==> flow/design.v <==
`timescale 1ns / 1ps
module lfsr(clk, reset, enable, up_down, count, overflows);
input clk;
input reset;
input enable; 
input up_down;
output [8-1 : 0] count;
output overflows;
reg [8-1 : 0] count;
assign overflow = (up_down) ? (count == {{8-1{1'b0}}, 1'b1}) : (count == {1'b1, {8-1{1'b0}}});
always @(posedge clk)
	if (reset) 
		count <= {8{1'b0}};
	else if (enable) begin
		if (up_down) begin
			count <= {~(^(count & 8'b01100011)),count[8-1:1]};
		end else begin
		count <= {count[8-2:0],~(^(count &  8'b10110001))};
		end
	end
endmodule
==> From RTL to reports: lfsr <==
The steps from the RTL of lfsr to its reports follow in flow order.
Lines are those of the file above, counted from 1.
{ "inputs": {"top_module": "lfsr", "clock": "clk", "library": "sky130hd", "corner": "tt_025C_1v80"} }

==> Elaborated design <==
Source: Yosys, flattened and elaborated, memories not mapped. Widths are those after wreduce; folded enables and synchronous resets count as part of the registers. Registers that Yosys merges into a memory's read port (data or address) are not register bits. Print and check cells do not count. Equal cells are merged and count once.
{ "word_totals": {"elab_cells": 6, "in_bits": 4, "output_inout_bits": 9, "ff_bits": 8} }
{ "classes": {"bitwise": 2, "n_reduce_logical": 2, "n_mux": 1} }
{ "op_table": {"columns": ["operator", "count"], "rows": [
  ["8-bit parity", 2],
  ["8-bit 2-to-1 mux", 1],
  ["1-bit inverter", 2]
]} }

==> Longest topological paths <==
Yosys ltp: most cells in a row. Word level: on the elaborated netlist, between registers, memories and ports. Mapped: between sequential cells and ports; inverters and the memories' decode and read muxes count.
{ "depth": {"ltp_word": 3, "ABC_AREA": 0, "mapped_depth": 5, "ltp_nobuf": 4} }

==> Synthesis result <==
Source: synth_stat.txt of the flow (Yosys; design flattened, memories mapped). It holds for the ABC_AREA given above (unset counts as 0); a run with the other value may have another netlist.
Totals and module areas in this step are rounded.
{ "synth_totals": {"stdcells": 44, "buf_cells": 5, "ffs": 8, "seqArea_um2": 160, "mapped_area_um2": 423} }
{ "types": {"columns": ["cell_type", "count", "type_area_um2"], "rows": [
  ["sky130_fd_sc_hd__dfxtp_1", 8, 160.154],
  ["sky130_fd_sc_hd__mux2i_1", 7, 70.067],
  ["sky130_fd_sc_hd__a211oi_1", 7, 52.55],
  ["sky130_fd_sc_hd__nor2_1", 8, 30.029],
  ["sky130_fd_sc_hd__xnor2_1", 3, 26.275],
  ["sky130_fd_sc_hd__xor2_2", 1, 16.266],
  ["sky130_fd_sc_hd__clkbuf_8", 1, 13.763],
  ["sky130_fd_sc_hd__nor3_2", 1, 10.01],
  ["sky130_fd_sc_hd__o211a_1", 1, 10.01],
  ["sky130_fd_sc_hd__buf_4", 1, 7.507],
  ["sky130_fd_sc_hd__nand2b_1", 1, 6.256],
  ["sky130_fd_sc_hd__buf_2", 1, 5.005],
  ["sky130_fd_sc_hd__buf_1", 1, 3.754],
  ["sky130_fd_sc_hd__clkbuf_1", 1, 3.754],
  ["sky130_fd_sc_hd__conb_1", 1, 3.754],
  ["sky130_fd_sc_hd__nand2_1", 1, 3.754]
]} }

==> Path before layout <==
OpenSTA on the mapped netlist: ideal clock, no wires. The path of least setup slack (recovery checks aside). Input and output delay are each 20% of the period. Register names are those of the netlist, which keeps one name where synthesis merged equal registers.
{ "synth_path": {"kind": "register to register", "start": "register count[5]", "end": "register count[7]", "driving_pins": 5, "path_delay_ns": 1.228, "launch_ns": 0.000, "n_path_buf": 0, "clock_period_ns": 1.47, "path_slack_ns": 0.243, "arrival_ns": 1.142, "setup_time_ns": 0.086, "t_required_ns": 1.384, "synth_period_reached_ns": 1.227} }
"path_delay_ns" is the arrival time less input delay plus setup time.
"driving_pins" counts driving pins, that of a launching flip-flop among them; a cell with two outputs on the path counts twice.
"synth_period_reached_ns" = period - worst setup slack (recovery checks aside). The figure is calculated, with input and output delays left at 20% of the set period.
Between the ends stands the longest chain of elaborated cells between them, by number of cells; it is not shown to be the way that was timed. Of several equally long chains one is given.
Each line given opens the expression or statement behind the cell; cells for indexed reads and writes are added by Yosys, which also makes memories of some case tables.
At most two assigning lines are given for a register; there are more.
{ "synth_via": {"path_cell_list": "sky130_fd_sc_hd__dfxtp_1 -> sky130_fd_sc_hd__xor2_2 -> sky130_fd_sc_hd__mux2i_1 -> sky130_fd_sc_hd__xnor2_1 -> sky130_fd_sc_hd__a211oi_1", "elab_chain_cells": 3, "cells_between": 3, "cone_lines": 2, "classes_between": "mux: 1; logic: 1; reduce/logical: 1"} }
{ "synth_lines": {"columns": ["element", "line", "rtl"], "rows": [
  ["start, declared", 7, "output [8-1 : 0] count;"],
  ["start, assigned", 16, "count <= {~(^(count & 8'b01100011)),count[8-1:1]};"],
  ["start, assigned", 18, "count <= {count[8-2:0],~(^(count & 8'b10110001))};"],
  ["8-bit parity", 16, null],
  ["1-bit inverter", 16, null],
  ["8-bit 2-to-1 mux", 15, "if (up_down) begin"],
  ["end, assigned", 16, null],
  ["end, assigned", 18, null],
  ["end, declared", 7, null]
]} }

==> Timing after layout <==
From the final timing report of stored run 2: the path of least setup slack in the routed layout; clock arrival at registers is part of the times.
{ "layout_path": {"kind": "register to register", "start": "register count[5]", "end": "register count[7]", "launch_ns": 0.24, "driving_pins": 5, "path_slack_ns": 0.01, "arrival_ns": 1.31, "n_path_buf": 0, "setup_time_ns": 0.09, "clock_period_ns": 1.16, "t_required_ns": 1.32} }
Between the ends stands the longest chain of elaborated cells between them, by number of cells; it is not shown to be the way that was timed. Of several equally long chains one is given.
At most two assigning lines are given for a register; there are more.
{ "layout_via": {"path_cell_list": "sky130_fd_sc_hd__dfxtp_4 -> sky130_fd_sc_hd__xor2_4 -> sky130_fd_sc_hd__mux2i_1 -> sky130_fd_sc_hd__xnor2_1 -> sky130_fd_sc_hd__a211oi_1", "elab_chain_cells": 3, "cells_between": 3, "cone_lines": 2, "classes_between": "mux: 1; logic: 1; reduce/logical: 1"} }
{ "layout_lines": {"columns": ["element", "line", "rtl"], "rows": [
  ["start, declared", 7, "output [8-1 : 0] count;"],
  ["start, assigned", 16, "count <= {~(^(count & 8'b01100011)),count[8-1:1]};"],
  ["start, assigned", 18, "count <= {count[8-2:0],~(^(count & 8'b10110001))};"],
  ["8-bit parity", 16, null],
  ["1-bit inverter", 16, null],
  ["8-bit 2-to-1 mux", 15, "if (up_down) begin"],
  ["end, assigned", 16, null],
  ["end, assigned", 18, null],
  ["end, declared", 7, null]
]} }

Memo
Re: implementation data of lfsr

Stored flow runs of lfsr (2 of them; Yosys, OpenROAD, sky130hd). They differ in their settings and are not a sequence. Constraints: input delay and output delay 20% of the set period each, output load 0.01 pF.
"reached clock period": clock period set for the run, less the worst setup slack. It is reckoned from that one timing run; input and output delays stay at 20% of the period that was set.
"worst setup path time" = time allowed to the worst setup path (clock period - input delay - output delay, where it has them) - its slack; a late launch clock adds to it, a late capture clock takes from it.
By "power consumption" is meant OpenSTA's value without simulated activity: inputs other than the clock are taken to toggle once in ten clock periods, and the tool carries that through the logic.
Measured values are rounded.

==> stored run 1: settings <==
{ "period_ns": 1.12, "CORE_UTILIZATION": 69, "SETUP_SLACK_MARGIN": 0.22, "PLACE_DENSITY": 0.54, "HOLD_SLACK_MARGIN": 0.29, "CORE_ASPECT_RATIO": 1.28, "TNS_END_PERCENT": 95, "GPL_TIMING_DRIVEN": 0, "CTS_CLUSTER_SIZE": 59, "CAP_MARGIN": 20, "SLEW_MARGIN": 25, "MIN_ROUTING_LAYER": "met1", "CORE_MARGIN": 2 }
==> stored run 1: results <==
unfinished; error PDN-0185 in floorplanning

==> stored run 2: settings <==
{ "period_ns": 1.16, "CORE_UTILIZATION": 30, "SETUP_SLACK_MARGIN": 0.3, "PLACE_DENSITY_LB_ADDON": 0.12, "CORE_MARGIN": 5, "CELL_PAD_IN_SITES_GLOBAL_PLACEMENT": 2, "CELL_PAD_IN_SITES_DETAIL_PLACEMENT": 2, "TNS_END_PERCENT": 85, "CTS_CLUSTER_DIAMETER": 388, "MIN_ROUTING_LAYER": "met1", "MAX_ROUTING_LAYER": "met5", "CAP_MARGIN": 20, "SLEW_MARGIN": 20 }
==> stored run 2: results <==
worst setup path time: 1.15 ns
class of the worst setup path: register to register
die area: 2260 um^2
setup slack of the worst path: 0.009 ns
standard-cell area of the final layout: 709 um^2
setup total negative slack: 0.000 ns
utilization after layout: 53.8 %
post-route worst hold slack: 0.488 ns
reached clock period: 1.151 ns
power consumption: 776 uW
chip area in the Yosys report: 423 um^2
